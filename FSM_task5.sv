==> flow/design.v <==
`default_nettype none
module myAbstractFSM (
  output logic [1:0] credit,
  output logic drop,
  input logic [1:0] CoinValue,
  input logic clock, reset);
enum logic [5:0] {CRED0, CRED0_1_C, CRED0_3_T, CRED0_5_P, 
                  CRED1, CRED1_2_C, CRED1_4_T, CRED1_6_P,
                  CRED2, CRED2_3_C, CRED2_5_T, CRED2_7_P,
                  CRED3, CRED3_4_C, CRED3_6_T, CRED3_8_P,
                  CRED4, CRED4_1_C, CRED4_3_T, CRED4_5_P,
                  CRED5, CRED5_2_C, CRED5_4_T, CRED5_6_P,
                  CRED6, CRED6_3_C, CRED6_5_T, CRED6_7_P,
                  CRED7, CRED7_4_C, CRED7_6_T, CRED7_8_P,
                  CRED8, CRED8_1_C, CRED8_3_T, CRED8_5_P} currState, nextState;
always_comb begin
  case (currState)
    CRED0: begin
      case (CoinValue)
        2'b01: nextState = CRED0_1_C;
        2'b10: nextState = CRED0_3_T;
        2'b11: nextState = CRED0_5_P;
        default: nextState = currState;
      endcase
    end
    CRED0_1_C: begin
      case (CoinValue)
        2'b01: nextState = currState;
        default: nextState = CRED1;
      endcase
    end
    CRED0_3_T: begin
      case (CoinValue)
        2'b10: nextState = currState;
        default: nextState = CRED3;
      endcase
    end
    CRED0_5_P: begin
      case (CoinValue)
        2'b11: nextState = currState;
        default: nextState = CRED5;
      endcase
    end
    CRED1: begin
      case (CoinValue)
        2'b01: nextState = CRED1_2_C;
        2'b10: nextState = CRED1_4_T;
        2'b11: nextState = CRED1_6_P;
        default: nextState = currState;
      endcase
    end
    CRED1_2_C: begin
      case (CoinValue)
        2'b01: nextState = currState;
        default: nextState = CRED2;
      endcase
    end
    CRED1_4_T: begin
      case (CoinValue)
        2'b10: nextState = currState;
        default: nextState = CRED4;
      endcase
    end
    CRED1_6_P: begin
      case (CoinValue)
        2'b11: nextState = currState;
        default: nextState = CRED6;
      endcase
    end
    CRED2: begin
      case (CoinValue)
        2'b01: nextState = CRED2_3_C;
        2'b10: nextState = CRED2_5_T;
        2'b11: nextState = CRED2_7_P;
        default: nextState = currState;
      endcase
    end
    CRED2_3_C: begin
      case (CoinValue)
        2'b01: nextState = currState;
        default: nextState = CRED3;
      endcase
    end
    CRED2_5_T: begin
      case (CoinValue)
        2'b10: nextState = currState;
        default: nextState = CRED5;
      endcase
    end
    CRED2_7_P: begin
      case (CoinValue)
        2'b11: nextState = currState;
        default: nextState = CRED7;
      endcase
    end
    CRED3: begin
      case (CoinValue)
        2'b01: nextState = CRED3_4_C;
        2'b10: nextState = CRED3_6_T;
        2'b11: nextState = CRED3_8_P;
        default: nextState = currState;
    endcase
    end
    CRED3_4_C: begin
      case (CoinValue)
        2'b01: nextState = currState;
        default: nextState = CRED4;
      endcase
    end
    CRED3_6_T: begin
      case (CoinValue)
        2'b10: nextState = currState;
        default: nextState = CRED6;
      endcase
    end
    CRED3_8_P: begin
      case (CoinValue)
        2'b11: nextState = currState;
        default: nextState = CRED8;
      endcase
    end
    CRED4: begin
      case (CoinValue)
        2'b01: nextState = CRED4_1_C;
        2'b10: nextState = CRED4_3_T;
        2'b11: nextState = CRED4_5_P;
        default: nextState = currState;
      endcase
    end
    CRED4_1_C: begin
      case (CoinValue)
        2'b01: nextState = currState;
        default: nextState = CRED1;
      endcase
    end
    CRED4_3_T: begin
      case (CoinValue)
        2'b10: nextState = currState;
        default: nextState = CRED3;
      endcase
    end
    CRED4_5_P: begin
      case (CoinValue)
        2'b11: nextState = currState;
        default: nextState = CRED5;
      endcase
    end
    CRED5: begin
      case (CoinValue)
        2'b01: nextState = CRED5_2_C;
        2'b10: nextState = CRED5_4_T;
        2'b11: nextState = CRED5_6_P;
        default: nextState = currState;
      endcase
    end
    CRED5_2_C: begin
      case (CoinValue)
        2'b01: nextState = currState;
        default: nextState = CRED2;
      endcase
    end
    CRED5_4_T: begin
      case (CoinValue)
        2'b10: nextState = currState;
        default: nextState = CRED4;
      endcase
    end
    CRED5_6_P: begin
      case (CoinValue)
        2'b11: nextState = currState;
        default: nextState = CRED6;
      endcase
    end
    CRED6: begin
        case (CoinValue)
        2'b01: nextState = CRED6_3_C;
        2'b10: nextState = CRED6_5_T;
        2'b11: nextState = CRED6_7_P;
        default: nextState = currState;
      endcase
    end
    CRED6_3_C: begin
      case (CoinValue)
        2'b01: nextState = currState;
        default: nextState = CRED3;
      endcase
    end
    CRED6_5_T: begin
      case (CoinValue)
        2'b10: nextState = currState;
        default: nextState = CRED5;
      endcase
    end
    CRED6_7_P: begin
      case (CoinValue)
        2'b11: nextState = currState;
        default: nextState = CRED7;
      endcase
    end
    CRED7: begin
        case (CoinValue)
        2'b01: nextState = CRED7_4_C;
        2'b10: nextState = CRED7_6_T;
        2'b11: nextState = CRED7_8_P;
        default: nextState = currState;
      endcase
    end
    CRED7_4_C: begin
      case (CoinValue)
        2'b01: nextState = currState;
        default: nextState = CRED4;
      endcase
    end
    CRED7_6_T: begin
      case (CoinValue)
        2'b10: nextState = currState;
        default: nextState = CRED6;
      endcase
    end
    CRED7_8_P: begin
      case (CoinValue)
        2'b11: nextState = currState;
        default: nextState = CRED8;
      endcase
    end
    CRED8: begin
        case (CoinValue)
        2'b01: nextState = CRED8_1_C;
        2'b10: nextState = CRED8_3_T;
        2'b11: nextState = CRED8_5_P;
        default: nextState = currState;
      endcase
    end
    CRED8_1_C: begin
      case (CoinValue)
        2'b01: nextState = currState;
        default: nextState = CRED1;
      endcase
    end
    CRED8_3_T: begin
      case (CoinValue)
        2'b10: nextState = currState;
        default: nextState = CRED3;
      endcase
    end
    CRED8_5_P: begin
      case (CoinValue)
        2'b11: nextState = currState;
        default: nextState = CRED5;
      endcase
    end
    default: begin
      nextState = currState;
    end
  endcase
end
always_comb begin
  credit = 4'b0000; drop = 1'b0;
  unique case (currState)
    CRED0: begin 
      drop = 1'b0;
      credit = 4'b00;
    end
    CRED1: begin
      drop = 1'b0;
      credit = 4'b01;
    end 
    CRED0_1_C: begin
      drop = 1'b0;
      credit = 4'b01;
    end
    CRED4_1_C: begin
      drop = 1'b0;
      credit = 4'b01;
    end
    CRED8_1_C: begin
      drop = 1'b0;
      credit = 4'b01;
    end
    CRED2: begin
      drop = 1'b0;
      credit = 4'b10;
    end 
    CRED1_2_C: begin
      drop = 1'b0;
      credit = 4'b10;
    end 
    CRED5_2_C: begin
      drop = 1'b0;
      credit = 4'b10;
    end 
    CRED3: begin
      drop = 1'b0;
      credit = 4'b11;
    end   
    CRED0_3_T: begin
      drop = 1'b0;
      credit = 4'b11; 
    end   
    CRED2_3_C: begin
      drop = 1'b0;
      credit = 4'b11;
    end   
    CRED4_3_T: begin
      drop = 1'b0;
      credit = 4'b11;
    end   
    CRED6_3_C: begin
      drop = 1'b0;
      credit = 4'b11;
    end  
    CRED8_3_T: begin
      drop = 1'b0;
      credit = 4'b11;
    end   
    CRED4: begin
        drop = 1'b1;
        credit = 4'b00;
      end    
    CRED1_4_T: begin
        drop = 1'b1;
        credit = 4'b00;
      end      
    CRED3_4_C: begin
        drop = 1'b1;
        credit = 4'b00;
      end    
    CRED5_4_T: begin
        drop = 1'b1;
        credit = 4'b00;
      end    
    CRED7_4_C: begin
        drop = 1'b1;
        credit = 4'b00;
      end    
    CRED5: begin
        drop = 1'b1;
        credit = 4'b01;
    end   
    CRED0_5_P: begin 
        drop = 1'b1;
        credit = 4'b01;
    end
    CRED2_5_T: begin 
        drop = 1'b1;
        credit = 4'b01;
    end
    CRED4_5_P: begin 
        drop = 1'b1;
        credit = 4'b01;
    end
    CRED6_5_T: begin 
        drop = 1'b1;
        credit = 4'b01;
    end
    CRED8_5_P: begin 
      drop = 1'b1;
      credit = 4'b01;
    end
    CRED6: begin
          drop = 1'b1;
          credit = 4'b10;
       end   
    CRED1_6_P: begin
          drop = 1'b1;
          credit = 4'b10;
       end 
    CRED3_6_T: begin
          drop = 1'b1;
          credit = 4'b10;
       end
    CRED5_6_P: begin
          drop = 1'b1;
          credit = 4'b10;
       end  
    CRED7_6_T: begin
          drop = 1'b1;
          credit = 4'b10;
       end 
    CRED7: begin
          drop = 1'b1;
          credit = 4'b11;
       end   
    CRED2_7_P: begin
          drop = 1'b1;
          credit = 4'b11;
       end  
    CRED6_7_P: begin
          drop = 1'b1;
          credit = 4'b11;
       end
    CRED8: begin
          drop = 1'b1;
          credit = 4'b00;
        end   
    CRED3_8_P: begin
          drop = 1'b1;
          credit = 4'b00;
        end  
    CRED7_8_P: begin
          drop = 1'b1;
          credit = 4'b00;
        end 
  endcase
end
always_ff @(posedge clock)
  if (reset)
    currState <= CRED0; 
  else
    currState <= nextState;
endmodule: myAbstractFSM
* Tool chain data of myAbstractFSM
The steps from the RTL of myAbstractFSM to its reports follow in flow order. Line numbers count from 1 in the design file above. Operators carry their Yosys type and port widths (W data, S select, Z words). Library cell names are shortened. Not given: -
Set-up: top module myAbstractFSM, clock clock, library sky130hd, corner tt_025C_1v80

* Word-level counts
Counts by Yosys on the flattened word-level netlist (proc, flatten, opt, wreduce; memories kept). Print and check cells are left out. Cells with the same type and inputs are merged into one. Memory sizes are those after Yosys's memory passes, which may raise the word count (mostly to a power of two), join words into wider ones and drop unused or constant bits.
Bit counts: flip-flop bits (word level) 6, memory bits (read-only) 192, clocked read ports x word width 3, memories kept 1, input bits 4, output and inout bits 3, elaborated cells 100
Cells by class: eq/ne operators 59, multiplexer cells 24, reduce/logical cells 15
Memories:
- (name not given) | depth 64, width 3, read ports 1, write ports 0, RTL line 259 | unique case (currState)
Operators with widths (count):
- $pmux W6 S3 | 9
- $pmux W6 S21 | 1
- $eq A6 B5 Y1 const B | 16
- $mux W6 | 14
- $eq A6 B4 Y1 const B | 8
- $ne A4 B4 Y1 const B | 9
- $ne A2 B2 Y1 const B | 12
- $eq A6 B3 Y1 const B | 4
- $eq A6 B6 Y1 const B | 4
- $reduce_and A22 Y1 | 1
- $reduce_bool A21 Y1 | 1
- $reduce_or A2 Y1 | 9
- $eq A6 B2 Y1 const B | 2
- $reduce_or A3 Y1 | 3
- $eq A6 B1 Y1 const B | 1
- $logic_not A6 Y1 | 1
- $eq A2 B2 Y1 const B | 2
- $eq A2 B1 Y1 const B | 1

* Longest topological paths
Depth = most cells in a row (Yosys ltp): at word level without a register or memory, in the mapped netlist without a sequential cell, where the memories' decode and read muxes count.
Depth: depth in word-level cells 6, ABC_AREA 0, mapped depth 15, mapped depth without buffers 13

* Netlist
Yosys stat after the flow's synthesis: flattened, memories mapped to cells. It holds for the ABC_AREA given above (unset counts as 0); a run with the other value may have another netlist.
Synthesis totals: cell count 130, chip area (Yosys) 1011.0 sq um, sequential part of the area 180.2 sq um, flip-flops 9, buffers 10
Cells by type:
- dfxtp_1 | count 9, total area 180.173 sq um
- ha_1 | count 4, total area 50.048 sq um
- nor2b_1 | count 7, total area 43.792 sq um
- nor2_1 | count 11, total area 41.29 sq um
- a211oi_1 | count 5, total area 37.536 sq um
- buf_6 | count 3, total area 33.782 sq um
- a21oi_1 | count 6, total area 30.029 sq um
- buf_2 | count 6, total area 30.029 sq um
- mux2i_1 | count 3, total area 30.029 sq um
- inv_1 | count 7, total area 26.275 sq um
- nand2_1 | count 7, total area 26.275 sq um
- a211oi_2 | count 2, total area 25.024 sq um
- nor3_1 | count 5, total area 25.024 sq um
- mux2_2 | count 2, total area 22.522 sq um
- or3_1 | count 3, total area 18.768 sq um
- a211o_1 | count 2, total area 17.517 sq um
- a211o_4 | count 1, total area 17.517 sq um
- o2bb2ai_1 | count 2, total area 17.517 sq um
Not listed: further types 32, cells in them 45.

* Path before layout
Source: OpenSTA report_checks on the synthesized netlist (no wires, ideal clock, input and output delay 20% of the period each), path of least setup slack; recovery checks are left aside. Register names are those of the netlist, which keeps one name where synthesis merged equal registers.
Path after synthesis: path kind input to register, start point in CoinValue[0], end point reg (no name shown), clock period 3.39 ns, external input delay 0.678 ns, library setup time 0.132 ns, time at the first pin 0.678 ns, data arrival time 2.772 ns, required time 3.258 ns, path slack 0.486 ns, delay of the path 2.226 ns, stages 14, buffers on the path 1, synthesis period reached 2.904 ns
"delay of the path" is the arrival time less input delay plus setup time. "stages" counts driving pins, that of a launching flip-flop among them; a cell with two outputs on the path counts twice. "synthesis period reached" = period - worst setup slack (recovery checks aside). The figure is calculated, with input and output delays left at 20% of the set period. The rows between start and end are the longest chain of elaborated cells between them; the timing report does not say that the signal goes this way. Where chains are equally long, one stands for them. A line is the first line of the expression or statement that the cell stems from. Yosys adds cells for indexed reads and writes and turns some case tables into memories.
On the way, after synthesis: cell sequence xor2_1 -> a211o_1 -> a211oi_2 -> a211o_4 -> buf_6 -> mux2i_1 -> nor2_1 -> inv_1 -> ha_1 -> nand2_1 -> nor3b_1 -> a211oi_1 -> nor4_1 -> a211oi_2, cells in the longest elaborated chain 5, elaborated cells between the ends (all ways) 49, those cells by class 24 x eq/ne; 24 x mux; 1 x reduce/logical
Ends and longest elaborated chain, after synthesis:
- start: declaration | RTL line 5 | input logic [1:0] CoinValue,
- $eq A2 B2 Y1 | RTL line 143 | case (CoinValue)
- $mux W6 | RTL line 143
- $pmux W6 S21 | RTL line 17 | case (currState)
- $mux W6 x2

* Timing after layout
From the final timing report of run A: the path of least setup slack in the routed layout; clock arrival at registers is part of the times.
Path post-layout: path kind input to register, start point in CoinValue[1], end point reg (no name shown), clock period 5.09 ns, external input delay 1.02 ns, library setup time 0.13 ns, time at the first pin 1.02 ns, data arrival time 3.94 ns, required time 5.22 ns, path slack 1.27 ns, stages 14, buffers on the path 1
The rows between start and end are the longest chain of elaborated cells between them; the timing report does not say that the signal goes this way. Where chains are equally long, one stands for them.
On the way, post-layout: cell sequence clkdlybuf4s50_1 -> nand2_1 -> o21bai_1 -> a221oi_2 -> a211o_4 -> mux2i_1 -> nor2_1 -> inv_1 -> ha_1 -> nand2_1 -> nor3b_1 -> a211oi_1 -> nor4_1 -> a211oi_2, cells in the longest elaborated chain 5, elaborated cells between the ends (all ways) 49, those cells by class 24 x eq/ne; 24 x mux; 1 x reduce/logical
Ends and longest elaborated chain, post-layout:
- start: declaration | RTL line 5 | input logic [1:0] CoinValue,
- $eq A2 B2 Y1 | RTL line 143 | case (CoinValue)
- $mux W6 | RTL line 143
- $pmux W6 S21 | RTL line 17 | case (currState)
- $mux W6 x2

Settings and measured results of 2 stored flow runs for module myAbstractFSM (sky130hd), not sorted in any way. The constraints put input and output delay at 20% of the set period each and load the outputs with 0.01 pF.
"period achieved" is the run's clock period less its worst setup slack. It is reckoned from that one timing run; input and output delays stay at 20% of the period that was set.
"worst setup path time": the worst setup path's part of the clock period (all of it between registers, 20% less for each end at a port) less its slack. A launch clock that arrives late makes it longer, a capture clock that arrives late makes it shorter.
"power": no workload was simulated; the value follows from the tool's default switching activity.

[run A] flow files
==> flow/run.sh <==
#!/bin/bash
# the make line also repeats the synthesis and layout settings of config.mk as NAME=value (left out here)
make -C /OpenROAD-flow-scripts/flow DESIGN_CONFIG=/design/flow/config.mk WORK_HOME=/design/flow/orfs CLKGATE_MAP_FILE= finish
==> flow/config.mk <==
export PLATFORM = sky130hd
export DESIGN_NAME = myAbstractFSM
export DESIGN_NICKNAME = myAbstractFSM
export VERILOG_FILES = /design/flow/design.v
export SDC_FILE = /design/flow/constraint.sdc
export NUM_CORES = 4
export LEC_CHECK = 0
export CAP_MARGIN = 20
export CORE_MARGIN = 2
export CORE_UTILIZATION = 40
export SLEW_MARGIN = 20
==> flow/constraint.sdc <==
create_clock -name core_clock -period 5.09 [get_ports {clock}]
set_input_delay 1.0180 -clock core_clock [delete_from_list [all_inputs] [get_ports {clock}]]
set_output_delay 1.0180 -clock core_clock [all_outputs]
set_load 0.01 [all_outputs]

[run A] result: period achieved 3.817 ns; setup slack of the worst path 1.273 ns; mapped cell area after synthesis 1,011.0 sq um; power 559.8 uW; worst setup path time 2.80 ns; class of the worst setup path input to register; post-layout utilization 43.9 %; std-cell area (final layout) 1,067.3 sq um; setup total negative slack 0.000 ns; full die area 2,945.8 sq um; worst hold slack in the final report 0.696 ns

[run B] flow files
==> flow/run.sh <==
#!/bin/bash
# the make line also repeats the synthesis and layout settings of config.mk as NAME=value (left out here)
make -C /OpenROAD-flow-scripts/flow DESIGN_CONFIG=/design/flow/config.mk WORK_HOME=/design/flow/orfs CLKGATE_MAP_FILE= finish
==> flow/config.mk <==
export PLATFORM = sky130hd
export DESIGN_NAME = myAbstractFSM
export DESIGN_NICKNAME = myAbstractFSM
export VERILOG_FILES = /design/flow/design.v
export SDC_FILE = /design/flow/constraint.sdc
export NUM_CORES = 4
export LEC_CHECK = 0
export CAP_MARGIN = 20
export CORE_ASPECT_RATIO = 0.76
export CORE_MARGIN = 5
export CORE_UTILIZATION = 54
export CTS_CLUSTER_DIAMETER = 46
export GPL_ROUTABILITY_DRIVEN = 0
export MAX_ROUTING_LAYER = met5
export PLACE_DENSITY = 0.65
export SETUP_SLACK_MARGIN = 0.09
export SLEW_MARGIN = 20
==> flow/constraint.sdc <==
create_clock -name core_clock -period 1.99 [get_ports {clock}]
set_input_delay 0.3980 -clock core_clock [delete_from_list [all_inputs] [get_ports {clock}]]
set_output_delay 0.3980 -clock core_clock [all_outputs]
set_load 0.01 [all_outputs]

[run B] result: std-cell area (final layout) 1,681.6 sq um; mapped cell area after synthesis 1,011.0 sq um; period achieved 2.843 ns; setup slack of the worst path -0.853 ns; worst setup path time 2.84 ns; class of the worst setup path register to register; setup total negative slack -3.005 ns; full die area 2,845.5 sq um; power 2,655 uW; worst hold slack in the final report 0.774 ns; post-layout utilization 96.6 %
